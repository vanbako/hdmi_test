==> flow/design.v <==
`timescale 1ns/1ps
module hdmi_top (
    input  wire sys_clk,         
    input  wire sys_rst_n,       
    output wire tmds_clk_p_0,
    output wire tmds_clk_n_0,
    output wire [2:0] tmds_d_p_0,
    output wire [2:0] tmds_d_n_0
);
    wire pll_lock;
    wire clk_serial;   
    wire clk_pix;      
    Gowin_PLL u_pll (
        .clkin   (sys_clk),
        .clkout0 (clk_serial),
        .clkout1 (clk_pix),
        .lock    (pll_lock),
        .mdclk   (sys_clk),
        .reset   (~sys_rst_n)
    );
    wire        de;
    wire        hs;
    wire        vs;
    wire [11:0] x;
    wire [11:0] y;
    reg [1:0] rst_sync = 2'b00;
    wire rstn_pix = rst_sync[1];
    always @(posedge clk_pix or negedge sys_rst_n) begin
        if (!sys_rst_n) rst_sync <= 2'b00;
        else        rst_sync <= {rst_sync[0], pll_lock};
    end
    timing_720p u_tmg (
        .clk (clk_pix),
        .rstn(rstn_pix),
        .de  (de),
        .hs  (hs),
        .vs  (vs),
        .x   (x),
        .y   (y)
    );
    wire [7:0] r, g, b;
    test_pattern_bars u_pat (
        .clk (clk_pix),
        .rstn(rstn_pix),
        .de  (de),
        .x   (x),
        .y   (y),
        .r   (r),
        .g   (g),
        .b   (b)
    );
    dvi_tx u_dvi (
        .I_rst_n     (rstn_pix),
        .I_serial_clk(clk_serial),
        .I_rgb_clk   (clk_pix),
        .I_rgb_vs    (vs),
        .I_rgb_hs    (hs),
        .I_rgb_de    (de),
        .I_rgb_r     (r),
        .I_rgb_g     (g),
        .I_rgb_b     (b),
        .O_tmds_clk_p(tmds_clk_p_0),
        .O_tmds_clk_n(tmds_clk_n_0),
        .O_tmds_data_p(tmds_d_p_0),
        .O_tmds_data_n(tmds_d_n_0)
    );
endmodule
module timing_720p (
    input  wire        clk,
    input  wire        rstn,
    output reg         de,
    output reg         hs,
    output reg         vs,
    output reg [11:0]  x,
    output reg [11:0]  y
);
    localparam H_ACTIVE = 12'd1280;
    localparam H_FP     = 12'd110;
    localparam H_SYNC   = 12'd40;
    localparam H_BP     = 12'd220;
    localparam H_TOTAL  = H_ACTIVE + H_FP + H_SYNC + H_BP;  
    localparam V_ACTIVE = 12'd720;
    localparam V_FP     = 12'd5;
    localparam V_SYNC   = 12'd5;
    localparam V_BP     = 12'd20;
    localparam V_TOTAL  = V_ACTIVE + V_FP + V_SYNC + V_BP;  
    reg [11:0] hcnt;
    reg [11:0] vcnt;
    always @(posedge clk or negedge rstn) begin
        if (!rstn) begin
            hcnt <= 0;
            vcnt <= 0;
            de   <= 1'b0;
            hs   <= 1'b0;
            vs   <= 1'b0;
            x    <= 0;
            y    <= 0;
        end else begin
            if (hcnt == H_TOTAL-1) begin
                hcnt <= 0;
                if (vcnt == V_TOTAL-1) vcnt <= 0; else vcnt <= vcnt + 1'b1;
            end else begin
                hcnt <= hcnt + 1'b1;
            end
            de <= (hcnt < H_ACTIVE) && (vcnt < V_ACTIVE);
            x  <= (hcnt < H_ACTIVE) ? hcnt : 12'd0;
            y  <= (vcnt < V_ACTIVE) ? vcnt : 12'd0;
            hs <= (hcnt >= (H_ACTIVE + H_FP)) && (hcnt < (H_ACTIVE + H_FP + H_SYNC));
            vs <= (vcnt >= (V_ACTIVE + V_FP)) && (vcnt < (V_ACTIVE + V_FP + V_SYNC));
        end
    end
endmodule
module test_pattern_bars (
    input  wire       clk,
    input  wire       rstn,
    input  wire       de,
    input  wire [11:0] x,
    input  wire [11:0] y,
    output reg  [7:0] r,
    output reg  [7:0] g,
    output reg  [7:0] b
);
    wire [2:0] bar = x[10:8];  
    wire [7:0] lo = 8'h20;     
    wire [7:0] hi = 8'hFF;     
    always @(posedge clk or negedge rstn) begin
        if (!rstn) begin
            r <= 8'h00; g <= 8'h00; b <= 8'h00;
        end else if (de) begin
            case (bar)
                3'd0: begin r<=hi; g<=hi; b<=hi; end  
                3'd1: begin r<=hi; g<=hi; b<=lo; end  
                3'd2: begin r<=lo; g<=hi; b<=hi; end  
                3'd3: begin r<=lo; g<=hi; b<=lo; end  
                3'd4: begin r<=hi; g<=lo; b<=hi; end  
                3'd5: begin r<=hi; g<=lo; b<=lo; end  
                3'd6: begin r<=lo; g<=lo; b<=hi; end  
                default: begin r<=8'h00; g<=8'h00; b<=8'h00; end  
            endcase
            if (x < 12'd10 || x >= 12'd1270 || y < 12'd10 || y >= 12'd710) begin
                r <= hi; g <= hi; b <= hi;
            end
        end else begin
            r <= 8'h00; g <= 8'h00; b <= 8'h00;
        end
    end
endmodule
# Step by step through the tools: test_pattern_bars
# Tool output for the design above, in the order of the flow.
# Lines are those of the file above, counted from 1.
# Operators carry their Yosys type and port widths (W data, S select, Z words).
# Cell names lack the library's common part.
inputs:
  top_module: "test_pattern_bars"
  clock: "clk"
  library: "sky130hd"
  pvt_corner: "tt_025C_1v80"

# Word-level counts
# Source: Yosys, flattened and elaborated, memories not mapped. Widths are those after wreduce; folded enables and synchronous resets count as part of the registers. Registers that Yosys merges into a memory's read port (data or address) are not register bits. Print and check cells do not count. Equal cells are merged and count once.
classes:
  cmp: 4
  eq_ne: 6
  mux: 9
  reduce_and_logical: 10
ops:
  columns: ["operator", "count"]
  rows:
  - ["$pmux W8 S2", 3]
  - ["$mux W8", 6]
  - ["$lt A12 B4 Y1 const B", 2]
  - ["$ge A12 B10 Y1 const B", 1]
  - ["$ge A12 B11 Y1 const B", 1]
  - ["$reduce_or A4 Y1", 3]
  - ["$eq A3 B3 Y1 const B", 3]
  - ["$reduce_or A3 Y1", 3]
  - ["$eq A3 B2 Y1 const B", 2]
  - ["$logic_or A1 B1 Y1", 3]
  - ["$eq A3 B1 Y1 const B", 1]
  - ["$logic_not A3 Y1", 1]
word_totals:
  reg_bits: 24
  in_bits: 27
  output_inout_bits: 24
  wordCells: 32

# Logic depth
# Depth = most cells in a row (Yosys ltp): at word level without a register or memory, in the mapped netlist without a sequential cell, where the memories' decode and read muxes count.
depth:
  word_depth: 6
  abc_area: 0
  ltp_mapped: 3
  depth_no_buf: 3

# Mapped cells and area
# Yosys stat after the flow's synthesis: flattened, memories mapped to cells. It holds for the ABC_AREA given above (unset counts as 0); a run with the other value may have another netlist.
# Totals and module areas in this step are rounded.
mapped:
  cells: 44
  synth_area_um2: 416.6
  seq_area_um2: 150.1
  flip_flops: 6
  buf_cells: 21
by_type:
  columns: ["cell", "count", "area_total_um2"]
  rows:
  - ["dfrtp_1", 6, 150.144]
  - ["buf_4", 18, 135.13]
  - ["a2111oi_2", 2, 30.029]
  - ["a41oi_1", 2, 17.517]
  - ["clkbuf_1", 3, 11.261]
  - ["nand3_1", 2, 10.01]
  - ["o311a_1", 1, 10.01]
  - ["o21a_2", 1, 8.758]
  - ["inv_1", 2, 7.507]
  - ["nor2_1", 2, 7.507]
  - ["a31oi_1", 1, 6.256]
  - ["nand4_1", 1, 6.256]
  - ["nor4_1", 1, 6.256]
  - ["a21oi_1", 1, 5.005]
  - ["o21ai_0", 1, 5.005]

# Timing after synthesis
# Source: OpenSTA report_checks on the synthesized netlist (no wires, ideal clock, input and output delay 20% of the period each), path of least setup slack; recovery checks are left aside. Register names are those of the netlist, which keeps one name where synthesis merged equal registers.
synth_path:
  path_type: "input -> register"
  start: "input y[9]"
  end: "register b[6]"
  tclk_ns: 1.23
  in_delay_ns: 0.246
  setup_time_ns: 0.138
  t_first_pin_ns: 0.246
  arrival_time_ns: 0.861
  required_ns: 1.092
  path_slack_ns: 0.231
  delay_ns: 0.753
  path_stages: 3
  n_path_buf: 0
  synth_period_reached_ns: 0.999
# "delay_ns" is the arrival time less input delay plus setup time.
# "path_stages": output pins that drive a net of the path, with the launching flip-flop's if there is one; two outputs of one cell count as two.
# "synth_period_reached_ns" = period - worst setup slack (recovery checks aside). The figure is calculated, with input and output delays left at 20% of the set period.
# Between the ends stands the longest chain of elaborated cells between them, by number of cells; it is not shown to be the way that was timed. Of several equally long chains one is given.
# Each line given opens the expression or statement behind the cell; cells for indexed reads and writes are added by Yosys, which also makes memories of some case tables.
# A register here has more assigning lines than the two given.
synth_between:
  path_cell_list: "a2111oi_2 o21a_2 a41oi_1"
  elab_chain_len: 5
  cone_cells: 6
  lines_between: 2
  classes_between: "compare: 2; mux: 2; reduce/logical: 2"
synth_lines:
  columns: ["element", "line_no", "rtl"]
  rows:
  - ["start, declared", 118, "input  wire [11:0] y,"]
  - ["$lt A12 B4 Y1", 140, "if (x < 12'd10 || x >= 12'd1270 || y < 12'd10 || y >= 12'd710) begin"]
  - ["$logic_or A1 B1 Y1 x2", 140, null]
  - ["$mux W8", 140, null]
  - ["$mux W8", 129, "end else if (de) begin"]
  - ["end, assigned", 131, "3'd0: begin r<=hi; g<=hi; b<=hi; end"]
  - ["end, assigned", 132, "3'd1: begin r<=hi; g<=hi; b<=lo; end"]
  - ["end, declared", 121, "output reg  [7:0] b"]

# Path in the finished layout
# Path of least setup slack in the final report of flow run 2 (OpenROAD, finished layout, wires in). Where an end is a register, its clock arrival counts in the times.
layout_path:
  path_type: "register -> output"
  start: "register r[5]"
  end: "output r[5]"
  tclk_ns: 1.44
  out_delay_ns: 0.29
  t_first_pin_ns: 0.25
  arrival_time_ns: 1.11
  required_ns: 1.15
  path_slack_ns: 0.05
  path_stages: 2
  n_path_buf: 1
# A register here has more assigning lines than the two given.
layout_between:
  path_cell_list: "dfrtp_1 clkdlybuf4s50_1"
  elab_chain_len: 0
  cone_cells: 0
  lines_between: 0
layout_lines:
  columns: ["element", "line_no", "rtl"]
  rows:
  - ["start, declared", 119, "output reg  [7:0] r,"]
  - ["start, assigned", 131, "3'd0: begin r<=hi; g<=hi; b<=hi; end"]
  - ["start, assigned", 132, "3'd1: begin r<=hi; g<=hi; b<=lo; end"]
  - ["end, declared", 119, null]

Subject: flow runs of test_pattern_bars

Hi,

2 stored runs of test_pattern_bars in the flow (synthesis by Yosys, layout by OpenROAD, sky130hd cells), in arbitrary order. Constraints: input delay and output delay 20% of the set period each, output load 0.01 pF.
"clock_period_reached_ns" = clock period - worst setup slack. The figure is calculated, with input and output delays left at 20% of the set period.
By "totalPower_mw" is meant OpenSTA's value without simulated activity: inputs other than the clock are taken to toggle once in ten clock periods, and the tool carries that through the logic.
The results are shown rounded.

--- flow run 1 ---
==> flow/run.sh <==
#!/bin/bash
# the make line also repeats the synthesis and layout settings of config.mk as NAME=value (left out here)
make -C /OpenROAD-flow-scripts/flow DESIGN_CONFIG=/design/flow/config.mk WORK_HOME=/design/flow/orfs CLKGATE_MAP_FILE= finish
==> flow/config.mk <==
export PLATFORM = sky130hd
export DESIGN_NAME = test_pattern_bars
export DESIGN_NICKNAME = test_pattern_bars
export VERILOG_FILES = /design/flow/design.v
export SDC_FILE = /design/flow/constraint.sdc
export NUM_CORES = 4
export LEC_CHECK = 0
export CAP_MARGIN = 35
export CELL_PAD_IN_SITES_DETAIL_PLACEMENT = 1
export CELL_PAD_IN_SITES_GLOBAL_PLACEMENT = 2
export CORE_ASPECT_RATIO = 1.12
export CORE_MARGIN = 6
export CORE_UTILIZATION = 68
export CTS_CLUSTER_SIZE = 23
export GPL_TIMING_DRIVEN = 0
export HOLD_SLACK_MARGIN = 0.08
export MIN_ROUTING_LAYER = met1
export PLACE_DENSITY = 0.37
export SLEW_MARGIN = 0
==> flow/constraint.sdc <==
create_clock -name core_clock -period 1.0 [get_ports {clk}]
set_input_delay 0.2000 -clock core_clock [delete_from_list [all_inputs] [get_ports {clk}]]
set_output_delay 0.2000 -clock core_clock [all_outputs]
set_load 0.01 [all_outputs]

==> results, as YAML <==
outcome: "did not finish, floorplanning stopped with PDN-0185"

--- flow run 2 ---
==> flow/run.sh <==
#!/bin/bash
# the make line also repeats the synthesis and layout settings of config.mk as NAME=value (left out here)
make -C /OpenROAD-flow-scripts/flow DESIGN_CONFIG=/design/flow/config.mk WORK_HOME=/design/flow/orfs CLKGATE_MAP_FILE= finish
==> flow/config.mk <==
export PLATFORM = sky130hd
export DESIGN_NAME = test_pattern_bars
export DESIGN_NICKNAME = test_pattern_bars
export VERILOG_FILES = /design/flow/design.v
export SDC_FILE = /design/flow/constraint.sdc
export NUM_CORES = 4
export LEC_CHECK = 0
export CAP_MARGIN = 20
export CELL_PAD_IN_SITES_DETAIL_PLACEMENT = 2
export CORE_MARGIN = 2
export CORE_UTILIZATION = 26
export CTS_CLUSTER_DIAMETER = 21
export GPL_TIMING_DRIVEN = 1
export MAX_ROUTING_LAYER = met4
export MIN_ROUTING_LAYER = met1
export PLACE_DENSITY_LB_ADDON = 0.06
export SLEW_MARGIN = 20
==> flow/constraint.sdc <==
create_clock -name core_clock -period 1.44 [get_ports {clk}]
set_input_delay 0.2880 -clock core_clock [delete_from_list [all_inputs] [get_ports {clk}]]
set_output_delay 0.2880 -clock core_clock [all_outputs]
set_load 0.01 [all_outputs]

==> results, as YAML <==
results:
  tns_ns: 0.000
  post_route_util_frac: 0.525
  fin_ws_ns: 0.045
  synth_area_um2: 416.6
  dieArea_um2: 1939
  clock_period_reached_ns: 1.395
  totalPower_mw: 0.5152

Regards
